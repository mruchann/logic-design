==> flow/design.v <==
`timescale 1ns / 1ps
module lab3_2(
			input[5:0] money,
			input CLK,
			input vm,  
			input [2:0] productID,  
			input sugar,  
			output reg [5:0] moneyLeft,
			output reg [4:0] itemLeft,
			output reg productUnavailable, 
			output reg insufficientFund ,  
			output reg notExactFund ,  
			output reg invalidProduct,  
			output reg sugarUnsuitable,  
			output reg productReady	 
	);
	reg [4:0] numOfSandwiches;
	reg [4:0] numOfChocolate;
	reg [4:0] numOfWaterVM0;
	reg [4:0] numOfWaterVM1;
	reg [4:0] numOfCoffee;
	reg [4:0] numOfTea;
	initial 
	begin
		numOfSandwiches = 5'b01010;
		numOfChocolate = 5'b01010;
		numOfWaterVM0 = 5'b00101;
		numOfWaterVM1 = 5'b01010;
		numOfCoffee = 5'b01010;
		numOfTea = 5'b01010;
	end
	always @(posedge CLK) begin
		productUnavailable = 1'b0;
		insufficientFund = 1'b0;
		notExactFund = 1'b0;
		invalidProduct = 1'b0;
		sugarUnsuitable = 1'b0;
		productReady = 1'b0;
		if (productID == 3'b101 | productID == 3'b110 | productID == 3'b111) begin
				invalidProduct = 1'b1;
		end
		else begin 
			if (vm == 0 & (productID == 3'b011 | productID == 3'b100)) begin
				invalidProduct = 1'b1;
			end
			else if (vm == 1 & (productID == 3'b000 | productID == 3'b001)) begin
				invalidProduct = 1'b1;
			end
			else begin
					invalidProduct = 1'b0;
			end
		end
		if (invalidProduct == 0) begin
			case (productID)
				3'b000: begin
					if (numOfSandwiches == 5'b00000) begin
						productUnavailable = 1'b1;
					end
					else begin
						productUnavailable = 1'b0;
					end
				end
				3'b001: begin
					if (numOfChocolate == 5'b00000) begin
						productUnavailable = 1'b1;
					end
					else begin
						productUnavailable = 1'b0;
					end
				end
				3'b010: begin
					if (vm == 0) begin
						if (numOfWaterVM0 == 5'b00000) begin
							productUnavailable = 1'b1;
						end
						else begin
							productUnavailable = 1'b0;
						end
					end
					else if (vm == 1) begin
						if (numOfWaterVM1 == 5'b00000) begin
							productUnavailable = 1'b1;
						end
						else begin
							productUnavailable = 1'b0;
						end
					end
				end
				3'b011: begin
					if (numOfCoffee == 5'b00000) begin
						productUnavailable = 1'b1;
					end
					else begin
						productUnavailable = 1'b0;
					end
				end
				3'b100: begin
					if (numOfTea == 5'b00000) begin
						productUnavailable = 1'b1;
					end
					else begin
						productUnavailable = 1'b0;
					end
				end
				default: productUnavailable = 1'b0;
			endcase
		end
		else if (invalidProduct == 1) begin
			productUnavailable = 1'b0;
		end
		if (vm == 1 & productID == 3'b010 & sugar == 1'b1) begin
			sugarUnsuitable = 1'b1;
		end
		else begin
			sugarUnsuitable = 1'b0;
		end
		if (vm == 0 & productID == 3'b000 & money != 6'b010100) begin 
			notExactFund = 1'b1;
		end
		else if (vm == 0 & productID == 3'b001 & money != 6'b001010) begin 
			notExactFund = 1'b1;
		end
		else if (vm == 0 & productID == 3'b010 & money != 6'b000101) begin 
			notExactFund = 1'b1;
		end
		else begin 
			notExactFund = 1'b0;
		end
		if (vm == 1 & productID == 3'b010 & money < 6'b000101) begin
			insufficientFund = 1'b1;
		end
		else if (vm == 1 & productID == 3'b011 & money < 6'b001100) begin
			insufficientFund = 1'b1;
		end
		else if (vm == 1 & productID == 3'b100 & money < 6'b001000) begin
			insufficientFund = 1'b1;
		end
		else begin
			insufficientFund = 1'b0;
		end		
		case (vm) 
			1'b0:
				productReady = !invalidProduct & !productUnavailable & !notExactFund;
			1'b1: 
				productReady = !invalidProduct & !productUnavailable & !sugarUnsuitable & !insufficientFund;
		endcase
		if (productReady == 1'b1) begin
			case (productID)
				3'b000: begin
					numOfSandwiches = numOfSandwiches - 1;
					itemLeft = numOfSandwiches;
					case (vm)
						1'b0: begin
							moneyLeft = 6'b000000;
						end
						1'b1: begin
							moneyLeft = money - 6'b010100;
						end
					endcase
				end
				3'b001: begin
					numOfChocolate = numOfChocolate - 1;
					itemLeft = numOfChocolate;
					case (vm)
						1'b0: begin
							moneyLeft = 6'b000000;
						end
						1'b1: begin
							moneyLeft = money - 6'b001010;
						end
					endcase
				end
				3'b010: begin
					if (vm == 0) begin
						numOfWaterVM0 = numOfWaterVM0 - 1;
						itemLeft = numOfWaterVM0;
					end
					else if (vm == 1) begin
						numOfWaterVM1 = numOfWaterVM1 - 1;
						itemLeft = numOfWaterVM1;
					end
					case (vm)
						1'b0: begin
							moneyLeft = 6'b000000;
						end
						1'b1: begin
							moneyLeft = money - 6'b000101;
						end
					endcase
				end
				3'b011: begin
					numOfCoffee = numOfCoffee - 1;
					itemLeft = numOfCoffee;
					case (vm)
						1'b0: begin
							moneyLeft = 6'b000000;
						end
						1'b1: begin
							moneyLeft = money - 6'b001100;
						end
					endcase
				end
				3'b100: begin
					numOfTea = numOfTea - 1;
					itemLeft = numOfTea;
					case (vm)
						1'b0: begin
							moneyLeft = 6'b000000;
						end
						1'b1: begin
							moneyLeft = money - 6'b001000;
						end
					endcase
				end
			endcase
		end
		else begin
			itemLeft = 5'bxxxxx;
			moneyLeft = money;
		end
		if (invalidProduct == 1'b1) begin
			productUnavailable = 1'bx;
			sugarUnsuitable = 1'bx;
			notExactFund = 1'bx;
			insufficientFund = 1'bx;
		end
		else if (productUnavailable == 1'b1) begin
			sugarUnsuitable = 1'bx;
			notExactFund = 1'bx;
			insufficientFund = 1'bx;
		end
		else if (sugarUnsuitable == 1'b1) begin 
			notExactFund = 1'bx;
			insufficientFund = 1'bx;
		end
		else if (notExactFund == 1'b1) begin
			insufficientFund = 1'bx;
		end
		else begin
		end
		case (vm) 
			1'b0: begin  
				sugarUnsuitable = 1'bx;
				insufficientFund = 1'bx;
			end
			1'b1: notExactFund = 1'bx;
		endcase
	end
endmodule
---- Step by step through the tools: lab3_2 ----
What the tools print for lab3_2, step after step.
Lines are those of the file above, counted from 1.
Cell names lack the library's common part.
Not given: n/a
design
  top module .............................. lab3_2
  clock ................................... CLK
  standard-cell library ................... sky130hd
  timing corner ........................... tt_025C_1v80

---- Word level ----
Source: Yosys, flattened and elaborated, memories not mapped. Widths are those after wreduce. Registers that Yosys merges into a memory's read port (data or address) are not register bits. Print and check cells do not count. Equal cells are merged and count once.
cells by class
  equality and inequality tests ........... 11
  muxes and demuxes ....................... 43
  multipliers ............................. 0
  reduce/logical cells .................... 18
  divide/modulo/power cells ............... 0
  order comparisons ....................... 3
  add/subtract/negate cells ............... 11
  shifts and indexed selects .............. 0
  bitwise operators ....................... 24
operators with widths
  kind                                            number
  case mux 6 bit (select 2 bit)                   5
  2-to-1 mux 1 bit                                31
  subtractor 5 x 1 -> 5 bit with constant B       6
  zero test 5 bit                                 6
  case mux 6 bit (select 5 bit)                   1
  case mux 5 bit (select 5 bit)                   1
  AND 1 bit                                       19
  subtractor 6 x 4 -> 6 bit with constant B       3
  == test 3 bit with constant B                   4
  < comparator 6 x 4 -> 1 bit with constant B     2
  2-to-1 mux 5 bit                                2
  AND reduction 2 bit                             4
  == test 3 x 2 -> 1 bit with constant B          2
  AND reduction 3 bit                             2
  inequality test 6 x 1 -> 1 bit with constant B  1
  subtractor 6 x 3 -> 6 bit with constant B       1
  < comparator 6 x 3 -> 1 bit with constant B     1
  inequality test 6 x 3 -> 1 bit with constant B  1
  inequality test 6 x 4 -> 1 bit with constant B  1
  subtractor 6 x 5 -> 6 bit with constant B       1
  inequality test 6 x 5 -> 1 bit with constant B  1
  2-to-1 mux 6 bit                                1
  zero test 1 bit                                 5
  case mux 1 bit (select 5 bit)                   1
  bitwise OR 1 bit                                4
  == test 3 x 1 -> 1 bit with constant B          1
  zero test 3 bit                                 1
  case mux 1 bit (select 2 bit)                   1
  inverter 1 bit                                  1
word-level totals
  memories kept ........................... 0
  memory bits (read-only) ................. 0
  input port bits ......................... 12
  bits in registers ....................... 47
  latch bits .............................. 0
  word width x clocked read ports ......... 0
  output and inout port bits .............. 17
  cells after elaboration ................. 124
  bits in writable memories ............... 0

---- Longest topological paths ----
Longest topological path by Yosys (ltp), each cell counted once; first at word level (registers and memories cut), then after technology mapping (sequential cells cut; the memories' decode and read muxes count).
depth
  depth in word-level cells ............... 13
  ABC_AREA ................................ 0
  depth in mapped cells ................... 10
  depth with buffers taken out ............ 9

---- Mapped cells and area ----
The flow's flattened synthesis, as Yosys stat reports it; memories are mapped. The netlist is that of the ABC_AREA named above (0 if unset); the other value can give another one.
The area totals of this step are shown rounded.
mapped netlist
  flip-flops .............................. 47
  mapped cells ............................ 296
  buffers ................................. 10
  sequential part of the area ............. 1,350 sq um
  synthesis area .......................... 3,070 sq um
cells by type
  cell      number  area in all (sq um)
  edfxtp_1  41      1.23E+03
  ha_1      27      337.824
  xor2_1    14      122.618
  dfxtp_1   6       120.115
  inv_1     28      105.101
  nor2_1    23      86.333
  a21oi_1   17      85.082
  xnor2_1   9       78.826
  nor3_1    14      70.067
  nand2_1   16      60.058
  o21ai_0   11      55.053
  a22oi_1   6       45.043
  nor2b_1   7       43.792
  a31oi_1   5       31.28
  and3_1    5       31.28
  mux2i_1   3       30.029
  nand2b_1  4       25.024
  a211oi_1  3       22.522
Not listed: further types 40, cells in them 57.

---- Timing after synthesis ----
OpenSTA on the mapped netlist: ideal clock, no wires. The path of least setup slack (recovery checks aside). Input and output delay are each 20% of the period. Register names are those of the netlist, which keeps one name where synthesis merged equal registers.
timing path after synthesis
  path type ............................... input to register
  start point ............................. input port money[4]
  end point ............................... register numOfTea[0]
  required time ........................... 2,406 ps
  stages .................................. 9
  external input delay .................... 556 ps
  arrival ................................. 2,380 ps
  setup time .............................. 374 ps
  path buffers ............................ 1
  clock period ............................ 2,780 ps
  time at the first pin ................... 556 ps
  path slack .............................. 26 ps
  delay of the path ....................... 2,198 ps
  synthesis period reached ................ 2,754 ps
"delay of the path" is the arrival time less input delay plus setup time.
"stages" counts driving pins, that of a launching flip-flop among them; a cell with two outputs on the path counts twice.
"synthesis period reached" = period - worst setup slack (recovery checks aside). The figure is calculated, with input and output delays left at 20% of the set period.
The rows between start and end are the longest chain of elaborated cells between them; the timing report does not say that the signal goes this way. Where chains are equally long, one stands for them.
Each line given opens the expression or statement behind the cell; cells for indexed reads and writes are added by Yosys, which also makes memories of some case tables.
between the ends, after synthesis
  path through ............................ clkbuf_1 inv_1 ha_1 nand4b_1 o2111ai_1 a31oi_1 nor4_4 nand2_4 nor3_1
  cells in the longest elaborated chain ... 9
  elaborated cells on any way between the ends .. 24
  RTL lines with such cells ............... 9
  those cells by class .................... compare: 3; eq/ne: 3; mux: 7; logic: 8; reduce/logical: 3
ends and longest elaborated chain, after synthesis
  element                        RTL line  source
  from (decl)                    3         input[5:0] money,
  < comparator 6 x 4 -> 1 bit    135
  AND 1 bit                      135
  2-to-1 mux 1 bit               135
  2-to-1 mux 1 bit               132
  2-to-1 mux 1 bit               129
  zero test 1 bit                145
  AND 1 bit                      145
  case mux 1 bit (select 2 bit)  141       case (vm)
  AND reduction 2 bit            n/a
  to (assign)                    204       numOfTea = numOfTea - 1;
  to (decl)                      22        reg [4:0] numOfTea;

---- Worst path after layout ----
From the final timing report of job 1: the path of least setup slack in the routed layout; clock arrival at registers is part of the times.
The report prints the path's times to 10 ps; the period is as set.
timing path after layout
  path type ............................... input to register
  start point ............................. input port money[3]
  end point ............................... register numOfSandwiches[4]
  required time ........................... 4,680 ps
  path slack .............................. 920 ps
  external input delay .................... 940 ps
  time at the first pin ................... 940 ps
  clock period ............................ 4,710 ps
  setup time .............................. 320 ps
  path buffers ............................ 1
  stages .................................. 9
  arrival ................................. 3,760 ps
The rows between start and end are the longest chain of elaborated cells between them; the timing report does not say that the signal goes this way. Where chains are equally long, one stands for them.
between the ends, after layout
  path through ............................ clkdlybuf4s50_1 inv_1 ha_1 a211oi_2 o311a_4 nor4_4 nand2_4 inv_4 and3_1
  cells in the longest elaborated chain ... 9
  elaborated cells on any way between the ends .. 24
  RTL lines with such cells ............... 9
  those cells by class .................... compare: 3; eq/ne: 3; mux: 7; logic: 8; reduce/logical: 3
ends and longest elaborated chain, after layout
  element                        RTL line  source
  from (decl)                    3         input[5:0] money,
  < comparator 6 x 4 -> 1 bit    135
  AND 1 bit                      135
  2-to-1 mux 1 bit               135
  2-to-1 mux 1 bit               132
  2-to-1 mux 1 bit               129
  zero test 1 bit                145
  AND 1 bit                      145
  case mux 1 bit (select 2 bit)  141       case (vm)
  AND reduction 2 bit            n/a
  to (assign)                    150       numOfSandwiches = numOfSandwiches - 1;
  to (decl)                      17        reg [4:0] numOfSandwiches;

Subject: flow runs of lab3_2

Hi,

Below are 2 stored runs of the flow (Yosys, OpenROAD; platform sky130hd) on lab3_2, each with its settings and what was measured, unordered. Constraints: input delay and output delay 20% of the set period each, output load 0.01 pF.
"period reached": clock period set for the run, less the worst setup slack. It is reckoned from that one timing run; input and output delays stay at 20% of the period that was set.
"total power of the final layout": no workload was simulated; the value follows from the tool's default switching activity.
The results are shown rounded.

---- job 1 ----
settings
  period_ns = 4.71
  CORE_UTILIZATION = 24
  PLACE_DENSITY_LB_ADDON = 0.22
  CELL_PAD_IN_SITES_DETAIL_PLACEMENT = 1
  TNS_END_PERCENT = 25
  ABC_AREA = 0
  GPL_TIMING_DRIVEN = 0
  GPL_ROUTABILITY_DRIVEN = 0
  CTS_CLUSTER_DIAMETER = 245
  CAP_MARGIN = 40
  CORE_MARGIN = 2
  SLEW_MARGIN = 20
results
  period reached .......................... 3,785 ps
  total die area .......................... 13,700 sq um
  worst setup slack after layout .......... 925 ps
  total power of the final layout ......... 1,020 uW
  total negative setup slack .............. 0 ps
  area of the standard cells in the finished layout .. 3,770 sq um
  netlist area reported by Yosys .......... 3,070 sq um
  final worst hold slack .................. 625 ps

---- job 2 ----
settings
  period_ns = 3.77
  CORE_UTILIZATION = 24
  SETUP_SLACK_MARGIN = -0.16
  PLACE_DENSITY_LB_ADDON = 0.12
  CORE_MARGIN = 10
  CELL_PAD_IN_SITES_DETAIL_PLACEMENT = 0
  TNS_END_PERCENT = 45
  GPL_ROUTABILITY_DRIVEN = 1
  CTS_CLUSTER_SIZE = 53
  CAP_MARGIN = 35
  SLEW_MARGIN = 20
results
  period reached .......................... 3,264 ps
  total die area .......................... 17,700 sq um
  worst setup slack after layout .......... 506 ps
  total power of the final layout ......... 1,350 uW
  total negative setup slack .............. 0 ps
  area of the standard cells in the finished layout .. 3,890 sq um
  netlist area reported by Yosys .......... 3,070 sq um
  final worst hold slack .................. 632 ps

Regards
