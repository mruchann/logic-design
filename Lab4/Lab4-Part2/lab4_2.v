==> flow/design.v <==
`timescale 1ns / 1ps
module SelectionOfAvatar(
						input [1:0] mode,
						input [5:0] userID,
						input [1:0] candidate,  
						input CLK,
						output reg [1:0] ballotBoxId,
						output reg [5:0] numberOfRegisteredVoters,
						output reg [5:0] numberOfVotesWinner,  
						output reg [1:0] WinnerId,
						output reg AlreadyRegistered,
						output reg AlreadyVoted,
						output reg NotRegistered,
						output reg VotingHasNotStarted,
						output reg RegistrationHasEnded
);
	reg [7:0] cycle;
	reg [63:0]registeredVoters;
	reg [63:0]votedVoters;
	reg [3:0][5:0] votes;
	reg [5:0] max_value;
	reg [1:0] max_id;
	initial begin
		numberOfVotesWinner = 6'b000000;
		numberOfRegisteredVoters = 6'b000000;
		numberOfVotesWinner = 6'b000000;
		WinnerId = 2'b00;
		cycle = 8'b00000000;
		for (integer i = 0; i < 64; i = i + 1) begin
			registeredVoters[i] = 1'b0;
		end
		for (integer i = 0; i < 64; i = i + 1) begin
			votedVoters[i] = 1'b0;
		end
		for (integer i = 0; i < 4; i = i + 1) begin
			votes[i] = 6'b000000;
		end
		max_value = 6'b000000;
		max_id = 2'b00;
	end
	always @(posedge CLK)
	begin
		cycle = cycle + 1;
		AlreadyRegistered = 1'b0;
		AlreadyVoted = 1'b0;
		NotRegistered = 1'b0;
		VotingHasNotStarted = 1'b0;
		RegistrationHasEnded = 1'b0;
		ballotBoxId = userID[5:4];
		if (cycle <= 8'd100) begin
			if (mode == 1'b0) begin
				if (registeredVoters[userID] == 1'b0) begin
					registeredVoters[userID] = 1'b1;
					numberOfRegisteredVoters = numberOfRegisteredVoters + 1'b1;
				end
				else begin
					AlreadyRegistered = 1'b1;
				end
			end
			else if (mode == 1'b1) begin
				VotingHasNotStarted = 1'b1;
			end
		end
		else if (8'd100 < cycle && cycle <= 8'd200) begin
			if (mode == 1'b1) begin
				if (registeredVoters[userID] == 1'b1) begin
					if (votedVoters[userID] == 1'b0) begin
						votes[candidate] = votes[candidate] + 1'b1;
						votedVoters[userID] = 1'b1;
					end
					else begin
						AlreadyVoted = 1'b1;
					end
				end
				else begin
					NotRegistered = 1'b1;
				end	
			end
			else if (mode == 1'b0) begin
				RegistrationHasEnded = 1'b1;
			end
		end
		else begin
			max_value = votes[0];
			max_id = 2'b00;
			for (integer i = 1; i < 4; i = i + 1) begin
				if (votes[i] > max_value) begin
					max_value = votes[i];
					max_id = i;
				end
			end
			WinnerId = max_id;
			numberOfVotesWinner = max_value;
		end
	end
endmodule
Reports on SelectionOfAvatar
What the tools print for SelectionOfAvatar, step after step.
Line numbers count from 1 in the design file above.
Not given: --
- top module: SelectionOfAvatar
- clock: CLK
- library: sky130hd
- timing corner: tt_025C_1v80

Word-level counts
Counts by Yosys on the flattened word-level netlist (proc, flatten, opt, wreduce; memories kept). Register bits leave out memories and registers merged into their read ports (data or address). Print and check cells are left out. Cells with the same type and inputs are merged into one.
- noted elaborated cells: 71
- noted output and inout bits: 21
- noted bits in registers: 181
- input bits: 11
- equal/unequal tests: 1
- noted bitwise gates (word level): 13
- reductions and logical operators: 11
- $mul: 1
- muxes and demuxes at 14
- magnitude comparators at 6
- noted shifts and indexed selects: 6
- add/sub/neg operators: 5
- operator list (kind ; count):
    64-bit by 6-bit indexed select with 1-bit output ; 2
    64-bit AND ; 2
    64-bit bitwise OR ; 2
    1-bit by 7-bit variable shift with 64-bit output (first input constant) ; 1
    64-bit inverter ; 1
    6-bit two-way mux ; 7
    5-bit negator with 33-bit output ; 1
    6-bit by 33-bit variable shift with 24-bit output ; 1
    6-bit by 33-bit variable shift with 24-bit output (first input constant) ; 1
    24-bit AND ; 1
    24-bit bitwise OR ; 1
    24-bit by 6-bit indexed select with 6-bit output ; 1
    24-bit inverter ; 1
    6-bit > comparator ; 3
    6-bit by 1-bit adder with 6-bit output (second input constant) ; 2
    2-bit by 2-bit multiplier with 4-bit output (second input constant) ; 1
    7-bit by 8-bit < comparator with 1-bit output (first input constant) ; 1
    8-bit by 1-bit adder with 8-bit output (second input constant) ; 1
    8-bit by 7-bit less-or-equal comparator with 1-bit output (second input constant) ; 1
    8-bit less-or-equal comparator (second input constant) ; 1
    6-bit negator with 7-bit output ; 1
    1-bit two-way mux ; 7
    3-bit OR reduction ; 2
    1-bit inverter ; 5
    5-bit AND reduction ; 1
    2-bit AND reduction ; 2
    2-bit OR reduction ; 2
    4-bit OR reduction ; 1
Other operator kinds: 4; their cells: 4.

Logic depth
Longest topological path by Yosys (ltp), each cell counted once; first at word level (registers and memories cut), then after technology mapping (sequential cells cut; the memories' decode and read muxes count).
- noted word-level depth: 11
- noted ABC_AREA: 0
- noted depth in mapped cells: 26
- noted mapped depth without buffers: 23

Mapped cells and area
Yosys stat after the flow's synthesis: flattened, memories mapped to cells. It holds for the ABC_AREA given above (unset counts as 0); a run with the other value may have another netlist.
- cell types (cell type ; count ; total area (sq um)):
    sky130_fd_sc_hd__edfxtp_1 ; 166 ; 4.98E+03
    sky130_fd_sc_hd__mux4_2 ; 31 ; 698.17
    sky130_fd_sc_hd__or2_2 ; 88 ; 550.528
    sky130_fd_sc_hd__ha_1 ; 31 ; 387.872
    sky130_fd_sc_hd__dfxtp_1 ; 15 ; 300.288
    sky130_fd_sc_hd__mux4_1 ; 11 ; 289.027
    sky130_fd_sc_hd__nor2_1 ; 64 ; 240.23
    sky130_fd_sc_hd__o21bai_1 ; 30 ; 225.216
    sky130_fd_sc_hd__nand2_1 ; 39 ; 146.39
    sky130_fd_sc_hd__inv_1 ; 38 ; 142.637
    sky130_fd_sc_hd__o22ai_1 ; 20 ; 125.12
    sky130_fd_sc_hd__xnor2_1 ; 13 ; 113.859
    sky130_fd_sc_hd__nand2b_1 ; 13 ; 81.328
    sky130_fd_sc_hd__nand3_1 ; 15 ; 75.072
    sky130_fd_sc_hd__a21oi_1 ; 14 ; 70.067
    sky130_fd_sc_hd__mux2i_1 ; 7 ; 70.067
    sky130_fd_sc_hd__xor2_1 ; 8 ; 70.067
    sky130_fd_sc_hd__mux2_2 ; 6 ; 67.565
Not listed: further types 38, cells in them 121.
- mapped area at 9462.8 sq um
- noted standard cells after synthesis: 730
- noted buffer cells: 27
- area of sequential cells: 5285.1 sq um
- flip-flop cells: 181

Worst setup path after synthesis
OpenSTA on the mapped netlist: ideal clock, no wires. The path of least setup slack (recovery checks aside). Input and output delay are each 20% of the period. Register names are those of the netlist, which keeps one name where synthesis merged equal registers.
- kind: input-to-reg
- start: in userID[0]
- end: reg numberOfRegisteredVoters[0]
- noted path buffers: 2
- required time: 15322 ps
- delay of the path at 8709 ps
- setup slack: 4091 ps
- period: 16000 ps
- external input delay: 3200 ps
- stages: 8
- setup time at 678 ps
- noted launch time at the first pin: 3200 ps
- arrival: 11231 ps
- noted synthesis period reached: 11909 ps
"delay of the path" is the arrival time less input delay plus setup time.
"stages": output pins that drive a net of the path, with the launching flip-flop's if there is one; two outputs of one cell count as two.
"synthesis period reached" = period - worst setup slack (recovery checks aside). The figure is calculated, with input and output delays left at 20% of the set period.
The rows between start and end are the longest chain of elaborated cells between them; the timing report does not say that the signal goes this way. Where chains are equally long, one stands for them.
Each line given opens the expression or statement behind the cell; cells for indexed reads and writes are added by Yosys, which also makes memories of some case tables.
- path through: sky130_fd_sc_hd__buf_6 sky130_fd_sc_hd__buf_4 sky130_fd_sc_hd__mux4_2 sky130_fd_sc_hd__a22oi_1 sky130_fd_sc_hd__a21oi_1 sky130_fd_sc_hd__nor3_1 sky130_fd_sc_hd__a21oi_1 sky130_fd_sc_hd__nor4_1
- noted cells in the longest elaborated chain: 3
- elaborated cells on any way between the ends: 3
- those cells by class: shift: 1; logic: 1; reduce/logical: 1
- ends and longest elaborated chain, after synthesis (what ; RTL line ; source):
    start: declaration ; 4 ; input [5:0] userID,
    64-bit by 6-bit indexed select with 1-bit output ; 52 ; if (registeredVoters[userID] == 1'b0) begin
    1-bit inverter ; -- ;
    3-bit AND reduction ; -- ;
    end: assignment ; 54 ; numberOfRegisteredVoters = numberOfRegisteredVoters + 1'b1;
    end: declaration ; 8 ; output reg [5:0] numberOfRegisteredVoters,

Worst path after layout
From the final timing report of run 1: the path of least setup slack in the routed layout; clock arrival at registers is part of the times.
The path's times are printed in steps of 10 ps; the period is the one set.
- kind: input-to-reg
- start: in userID[3]
- end: reg votes
- noted launch time at the first pin: 2400 ps
- setup slack: 5970 ps
- period: 12000 ps
- noted path buffers: 2
- setup time at 370 ps
- arrival: 6090 ps
- stages: 9
- required time: 12060 ps
- external input delay: 2400 ps
Where an end lacks its bit number, it is one bit of the signal, or one of the new flip-flops if synthesis recoded a state register.
The rows between start and end are the longest chain of elaborated cells between them; the timing report does not say that the signal goes this way. Where chains are equally long, one stands for them.
- path through: sky130_fd_sc_hd__clkdlybuf4s50_1 sky130_fd_sc_hd__nor2b_1 sky130_fd_sc_hd__a22oi_1 sky130_fd_sc_hd__a21oi_1 sky130_fd_sc_hd__nor3_1 sky130_fd_sc_hd__a21oi_1 sky130_fd_sc_hd__nand2_1 sky130_fd_sc_hd__nor2_4 sky130_fd_sc_hd__buf_4
- noted cells in the longest elaborated chain: 3
- elaborated cells on any way between the ends: 4
- those cells by class: shift: 2; logic: 1; reduce/logical: 1
- ends and longest elaborated chain, post-layout (what ; RTL line ; source):
    start: declaration ; 4 ; input [5:0] userID,
    64-bit by 6-bit indexed select with 1-bit output ; 67 ; if (votedVoters[userID] == 1'b0) begin
    1-bit inverter ; -- ;
    5-bit AND reduction ; -- ;
    end: assignment ; 68 ; votes[candidate] = votes[candidate] + 1'b1;
    end: declaration ; 20 ; reg [3:0][5:0] votes;

SelectionOfAvatar through Yosys and OpenROAD on sky130hd: 2 stored runs, unordered, with their settings and measured results. The constraints put input and output delay at 20% of the set period each and load the outputs with 0.01 pF.
By "reached clock period" is meant the clock period of the run minus its worst setup slack. This is arithmetic on one report: input and output delays are still those of the set period (20% each).
"worst path time" = time allowed to the worst setup path (clock period - input delay - output delay, where it has them) - its slack; a late launch clock adds to it, a late capture clock takes from it.
"power consumption" is the tool's figure for a default switching activity; nothing was simulated.
"worst path time" is given in steps of 10 ps.

Run 1
Settings were period_ns = 12.0; CORE_UTILIZATION = 30; CAP_MARGIN = 20; CORE_MARGIN = 2; SLEW_MARGIN = 20
- die outline area at 32978.6 sq um
- power consumption: 1.386 mW
- noted the reached clock period: 6027 ps
- worst-case hold slack at 450 ps
- worst setup slack after layout: 5973 ps
- noted the setup total negative slack: 0 ps
- noted the synthesis area: 9462.8 sq um
- worst path time at 3630 ps
- worst setup path kind: input-to-reg
- standard-cell area after layout: 10797.9 sq um
- utilization after routing: 34.5 %

Run 2
Settings were period_ns = 18.9; CORE_UTILIZATION = 58; SETUP_SLACK_MARGIN = 2.28; PLACE_DENSITY_LB_ADDON = 0.21; HOLD_SLACK_MARGIN = 0.04; CELL_PAD_IN_SITES_GLOBAL_PLACEMENT = 3; CELL_PAD_IN_SITES_DETAIL_PLACEMENT = 1; CTS_CLUSTER_DIAMETER = 197; CAP_MARGIN = 5; CORE_MARGIN = 2; SLEW_MARGIN = 20
- no results, placement failed with FLW-0024
